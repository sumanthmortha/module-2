==> flow/design.v <==
`timescale 1ns / 1ps
module axi_mux(
input clk,
input reset_n,
input sel,
input [7:0]input_tdata_0,
input input_tvalid_0,
output input_tready_0,
input input_tlast_0,
input [7:0]input_tdata_1,
input input_tvalid_1,
output input_tready_1,
input input_tlast_1,
output [7:0]output_data,
output output_valid,
output output_last,
input output_ready
    );
    reg [7:0]rdata;
    reg rvalid;
    reg rlast;
    reg [7:0]r_output_data;
    reg r_output_valid;
    reg r_output_last;
    reg r_output_ready;
    assign input_tready_0 = output_ready;
    assign input_tready_1 = output_ready;
    assign output_data = r_output_data;
    assign output_valid = r_output_valid;
    assign output_last = r_output_last;
   always@(posedge clk)
   begin
   if(!reset_n) begin
   rdata <= 0;
   rvalid <= 0;
   rlast <= 0;
   end
   else   
   begin
           if (sel && input_tvalid_1 && input_tready_1)    
           begin
           rdata <= input_tdata_1;
           rlast <= input_tlast_1;
           rvalid <= 1;
           end
           else if(!sel && input_tvalid_0 && input_tready_0)
           begin
           rdata <= input_tdata_0;
           rlast <= input_tlast_0;
           rvalid <= 1;
           end
           else begin
           rdata <= rdata;
           rlast <= rlast;
           rvalid <= 0;
           end
           end
   end
   always@(posedge clk)
   begin
   if(!reset_n) r_output_ready <= 0;
   else r_output_ready <= output_ready;
   end
   always@(posedge clk)
   begin
   if(!reset_n) begin
   r_output_data <= 0;
   r_output_last <= 0;
   r_output_valid <= 0;
   end
   else if(r_output_ready)
   begin
   r_output_data <= rdata;
   r_output_last <= rlast;
   r_output_valid <= 1;
   end
   else begin
    r_output_valid <= r_output_valid;
    r_output_data <= r_output_data;
    r_output_last <= r_output_last;
    end
   end
endmodule
## Step by step through the tools: axi_mux

The steps from the RTL of axi_mux to its reports follow in flow order.
Line numbers count from 1 in the design file above.
Operators: Yosys type, input widths -> output width; for muxes data width and select width s.
Cell names lack the library's common part.
The mark n/a stands for no value.

| set-up | value |
|---|---|
| top module | axi_mux |
| clock | clk |
| cell library | sky130hd |
| library corner | tt_025C_1v80 |

## After elaboration

Source: Yosys, flattened and elaborated, memories not mapped. Widths are those after wreduce. Registers that Yosys merges into a memory's read port (data or address) are not register bits. Print and check cells do not count. Equal cells are merged and count once.

| bit counts | value |
|---|---|
| register bits | 20 |
| input bits | 24 |
| output and inout port bits | 12 |
| cells after elaboration | 16 |

| cells by class | value |
|---|---|
| multiplexer cells | 4 |
| reductions and logical operators | 6 |

Operators with widths:

| cell | number |
|---|---|
| $mux 8 | 2 |
| $logic_and 1x1->1 | 4 |
| $reduce_bool 2->1 | 1 |
| $mux 1 | 2 |
| $logic_not 1->1 | 1 |

## Depth

Depth = most cells in a row (Yosys ltp): at word level without a register or memory, in the mapped netlist without a sequential cell, where the memories' decode and read muxes count.

| logic depth | value |
|---|---|
| depth after elaboration | 5 |
| ABC_AREA | 1 |
| gate-level depth with buffers | 7 |

## Mapped cells and area

Yosys stat after the flow's synthesis: flattened, memories mapped to cells. It holds for the ABC_AREA given above (unset counts as 0); a run with the other value may have another netlist.

| synthesis totals | value |
|---|---|
| cells in the netlist | 130 |
| cell area after synthesis | 950.9 µm² |
| flip-flops | 20 |

Cell types:

| cell type | number | total area (µm²) |
|---|---|---|
| dfxtp_1 | 20 | 400.384 |
| nand3_1 | 17 | 85.082 |
| nor2_1 | 22 | 82.579 |
| inv_1 | 18 | 67.565 |
| nand4_1 | 8 | 50.048 |
| a21oi_1 | 9 | 45.043 |
| buf_6 | 4 | 45.043 |
| o21ai_0 | 9 | 45.043 |
| nand2_1 | 11 | 41.29 |
| nand3_4 | 2 | 35.034 |
| buf_4 | 3 | 22.522 |
| clkinv_1 | 2 | 7.507 |
| nand2_2 | 1 | 6.256 |
| nor2_2 | 1 | 6.256 |
| buf_1 | 1 | 3.754 |
| clkbuf_1 | 1 | 3.754 |
| inv_2 | 1 | 3.754 |

## Timing after synthesis

OpenSTA on the mapped netlist: ideal clock, no wires. The path of least setup slack (recovery checks aside). Input and output delay are each 20% of the period. Register names are those of the netlist, which keeps one name where synthesis merged equal registers.

| path after synthesis | value |
|---|---|
| path type | input-to-reg |
| start point | input input_tvalid_1 |
| end point | register rdata[5] |
| period | 0.905 ns |
| external input delay | 0.181 ns |
| time at the first pin | 0.181 ns |
| data arrival time | 0.807 ns |
| required time | 0.833 ns |
| slack | 0.026 ns |
| delay of the path | 0.698 ns |
| stages | 6 |
| synthesis period reached | 0.879 ns |

"delay of the path" = arrival - input delay + setup time.
"stages": output pins that drive a net of the path, with the launching flip-flop's if there is one; two outputs of one cell count as two.
"synthesis period reached" is the clock period less the worst setup slack; recovery checks do not enter. This is arithmetic on one report: input and output delays are still those of the set period (20% each).
Between the ends stands the longest chain of elaborated cells between them, by number of cells; it is not shown to be the way that was timed. Of several equally long chains one is given.
Each line given opens the expression or statement behind the cell; cells for indexed reads and writes are added by Yosys, which also makes memories of some case tables.
At most two assigning lines are given for a register; there are more.

| between the ends, after synthesis | value |
|---|---|
| cells stage by stage | buf_4 -> nand3_4 -> buf_6 -> nand2_1 -> nand3_1 -> a21oi_1 |
| length of the longest elaborated chain | 3 |
| elaborated cells on any way between the ends | 4 |

RTL lines, path after synthesis:

| element | line | RTL |
|---|---|---|
| start, declared | 11 | `input input_tvalid_1,` |
| $logic_and 1x1->1 (2 in a row) | 40 | `if (sel && input_tvalid_1 && input_tready_1)` |
| $mux 8 | 40 |  |
| end, assigned | 42 | `rdata <= input_tdata_1;` |
| end, assigned | 48 | `rdata <= input_tdata_0;` |
| end, declared | 19 | `reg [7:0]rdata;` |

FLOW RESULTS
============

Record of 2 stored runs of the RTL-to-layout flow on axi_mux, platform sky130hd. The runs are unordered. Constraints: input delay and output delay 20% of the set period each, output load 0.01 pF.
A setting shown as n/a is not set for that run.

| run name | period_ns | CORE_UTILIZATION | PLACE_DENSITY_LB_ADDON | HOLD_SLACK_MARGIN | CELL_PAD_IN_SITES_DETAIL_PLACEMENT | ABC_AREA | GPL_TIMING_DRIVEN | SLEW_MARGIN | CAP_MARGIN | CORE_MARGIN | SETUP_SLACK_MARGIN | TNS_END_PERCENT | CTS_CLUSTER_DIAMETER | MAX_ROUTING_LAYER |
|---|---|---|---|---|---|---|---|---|---|---|---|---|---|---|
| entry A | 1.34 | 46 | 0.15 | 0.19 | 2 | 1 | 1 | 20 | 20 | 2 | n/a | n/a | n/a | n/a |
| entry B | 0.813 | 66 | 0.27 | n/a | n/a | 1 | 1 | 20 | 5 | 2 | 0.06 | 10 | 274 | met4 |

Entry A: not finished: placement ended with error DPL-0033
Entry B: not finished: placement ended with error FLW-0024
