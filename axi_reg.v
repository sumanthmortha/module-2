==> flow/design.v <==
`timescale 1ns / 1ps
module axi_reg(
      input clk,
      input reset_n,
      input [7:0]input_tdata,
      input input_tvalid,
      input input_tlast,
      output input_tready,
      output [7:0]output_data,
      output output_valid,
      output output_last,
      input  output_ready 
    );
    reg [7:0]r_output_data;
    reg r_output_valid;
    reg r_output_last;
    reg [7:0]r_input_tdata;
    reg r_input_tlast;
    reg r_output_ready;
    assign input_tready = output_ready;
    assign output_data = r_output_data;
    assign output_valid = r_output_valid;
    assign output_last = r_output_last;
    always@(posedge clk)
    begin
    if(!reset_n)
    begin
    r_input_tdata<=0;
    r_input_tlast<=0;
    end
    else if(input_tvalid && input_tready)
    begin
    r_input_tdata <= input_tdata;
    r_input_tlast <= input_tlast;
    end
    else begin 
    end
   end
   always@(posedge clk)
   begin
   if(!reset_n) r_output_ready <=0;
   else r_output_ready <= output_ready;
   end
    always@(posedge clk)
    begin
    if(!reset_n)
    begin
    r_output_data <= 0;
    r_output_last <= 0;
    r_output_valid <= 0;
    end
    else if(r_output_ready)
    begin
    r_output_data <= r_input_tdata;
    r_output_valid <= 1;
    r_output_last <= r_input_tlast;
    end
    else begin
     r_output_valid <= r_output_valid;
     r_output_data <= r_output_data ;
     r_output_last <= r_output_last;
     end
    end
endmodule
# Step by step through the tools: axi_reg
# The steps from the RTL of axi_reg to its reports follow in flow order.
# Line numbers count from 1 in the design file above.
# Operators carry their Yosys type and port widths (W data, S select, Z words).
# Cell names lack the library's common part.
# Not given: --
# design
top_module	axi_reg
clock_port	clk
cell_library	sky130hd
lib_corner	tt_025C_1v80

# Elaborated design
# Source: Yosys, flattened and elaborated, memories not mapped. Widths are those after wreduce; folded enables and synchronous resets count as part of the registers. Registers that Yosys merges into a memory's read port (data or address) are not register bits. Print and check cells do not count. Equal cells are merged and count once.
# bits
regBits	20
inputBits	13
elab_cells	7
# classes
n_reduce_logical	1
# ops
cell	count
$logic_and A1 B1 Y1	1

# Logic depth
# Depth = most cells in a row (Yosys ltp): at word level without a register or memory, in the mapped netlist without a sequential cell, where the memories' decode and read muxes count.
# logic_depth
word_depth	1
ABC_AREA	0
mapped_depth	4

# Mapped cells and area
# Yosys stat after the flow's synthesis: flattened, memories mapped to cells. It holds for the ABC_AREA given above (unset counts as 0); a run with the other value may have another netlist.
# mapped
stdcells	76
area_um2	797.0
seq_area_um2	400.4
flip_flops	20
buffers	8
# types
type	count	area_total_um2
dfxtp_1	20	400.384
mux2i_1	9	90.086
o21ai_2	9	78.826
nand4_1	9	56.304
nor2b_1	9	56.304
nand2_1	9	33.782
buf_4	3	22.522
buf_6	2	22.522
buf_2	2	10.01
and2_4	1	8.758
o21a_1	1	7.507
and2_1	1	6.256
clkbuf_1	1	3.754

# Timing after synthesis
# OpenSTA on the mapped netlist: ideal clock, no wires. The path of least setup slack (recovery checks aside). Input and output delay are each 20% of the period. Register names are those of the netlist, which keeps one name where synthesis merged equal registers.
# synth_path
path_kind	register -> register
start	register r_output_ready
end	register r_output_data[0]
tclk_ns	0.945
setup_time_ns	0.116
t_arrival_ns	0.695
path_slack_ns	0.134
path_delay_ns	0.811
driving_pins	4
path_buffers	1
period_less_setup_slack_ns	0.811
# "path_delay_ns" = arrival - input delay + setup time.
# "driving_pins" counts driving pins, that of a launching flip-flop among them; a cell with two outputs on the path counts twice.
# "period_less_setup_slack_ns" = period - worst setup slack (recovery checks aside). The figure is calculated, with input and output delays left at 20% of the set period.
# A register here has more assigning lines than the two given.
# synth_via
cell_sequence	dfxtp_1 -> buf_4 -> mux2i_1 -> nor2b_1
# synth_rtl
item	line	rtl
start, declared	19	reg r_output_ready;
start, assigned	41	if(!reset_n) r_output_ready <=0;
start, assigned	42	else r_output_ready <= output_ready;
end, assigned	54	r_output_data <= r_input_tdata;
end, assigned	60	r_output_data <= r_output_data ;
end, declared	14	reg [7:0]r_output_data;
# Chain of elaborated cells between the ends: none given.

# Timing after layout
# From the final timing report of entry A: the path of least setup slack in the routed layout; clock arrival at registers is part of the times.
# layout_path
path_kind	register -> register
start	register r_output_ready
end	register r_output_last
tclk_ns	0.645
setup_time_ns	0.10
t_arrival_ns	0.99
path_slack_ns	-0.19
driving_pins	4
path_buffers	1
# A register here has more assigning lines than the two given.
# layout_via
cell_sequence	dfxtp_4 -> buf_4 -> mux2i_1 -> nor2b_1
# layout_rtl
item	line	rtl
start, declared	19	reg r_output_ready;
start, assigned	41	if(!reset_n) r_output_ready <=0;
start, assigned	42	else r_output_ready <= output_ready;
end, assigned	56	r_output_last <= r_input_tlast;
end, assigned	61	r_output_last <= r_output_last;
end, declared	16	reg r_output_last;
# Chain of elaborated cells between the ends: none given.

# Top module axi_reg; platform sky130hd; tools Yosys and OpenROAD; 2 stored runs in no particular order. Input and output delays are each 20% of the period that was set; the output load is 0.01 pF.
# "timing.achieved_period_ns" is the run's clock period less its worst setup slack. It is reckoned from that one timing run; input and output delays stay at 20% of the period that was set.
# "worst_setup_path_time_ns" is the time allowed to the run's worst setup path (the clock period less input and output delay, where it has them) less its slack. Clock arrival times count: a late capture clock shortens it, a late launch clock lengthens it.
# By "fin_power_w" is meant OpenSTA's value without simulated activity: inputs other than the clock are taken to toggle once in ten clock periods, and the tool carries that through the logic.
# Among the settings, -- means not set for that run.
stored run	period_ns	CORE_UTILIZATION	PLACE_DENSITY	HOLD_SLACK_MARGIN	GPL_TIMING_DRIVEN	GPL_ROUTABILITY_DRIVEN	MIN_ROUTING_LAYER	CAP_MARGIN	CORE_MARGIN	SLEW_MARGIN	PLACE_DENSITY_LB_ADDON	CELL_PAD_IN_SITES_GLOBAL_PLACEMENT	ABC_AREA	ys_area_um2	dieArea_um2	final_stdcell_area_um2	finish.utilization_pct	timing.setup.ws_ns	fin_tns_ns	fin_hold_ws_ns	fin_power_w	timing.achieved_period_ns	worst_setup_path_time_ns	critical_path_kind
entry A	0.645	15	0.49	-0.08	1	0	met2	20	2	20	--	--	--	797.0	5912.8	1325.0	25.9	-0.194	-3.545	0.406	0.002655	0.839	0.84	register -> register
entry B	0.575	30	--	--	1	--	met2	5	2	5	0.23	0	0	797.0	3085.2	1226.2	49.0	-0.299	-5.451	0.206	0.002558	0.874	0.76	register -> output
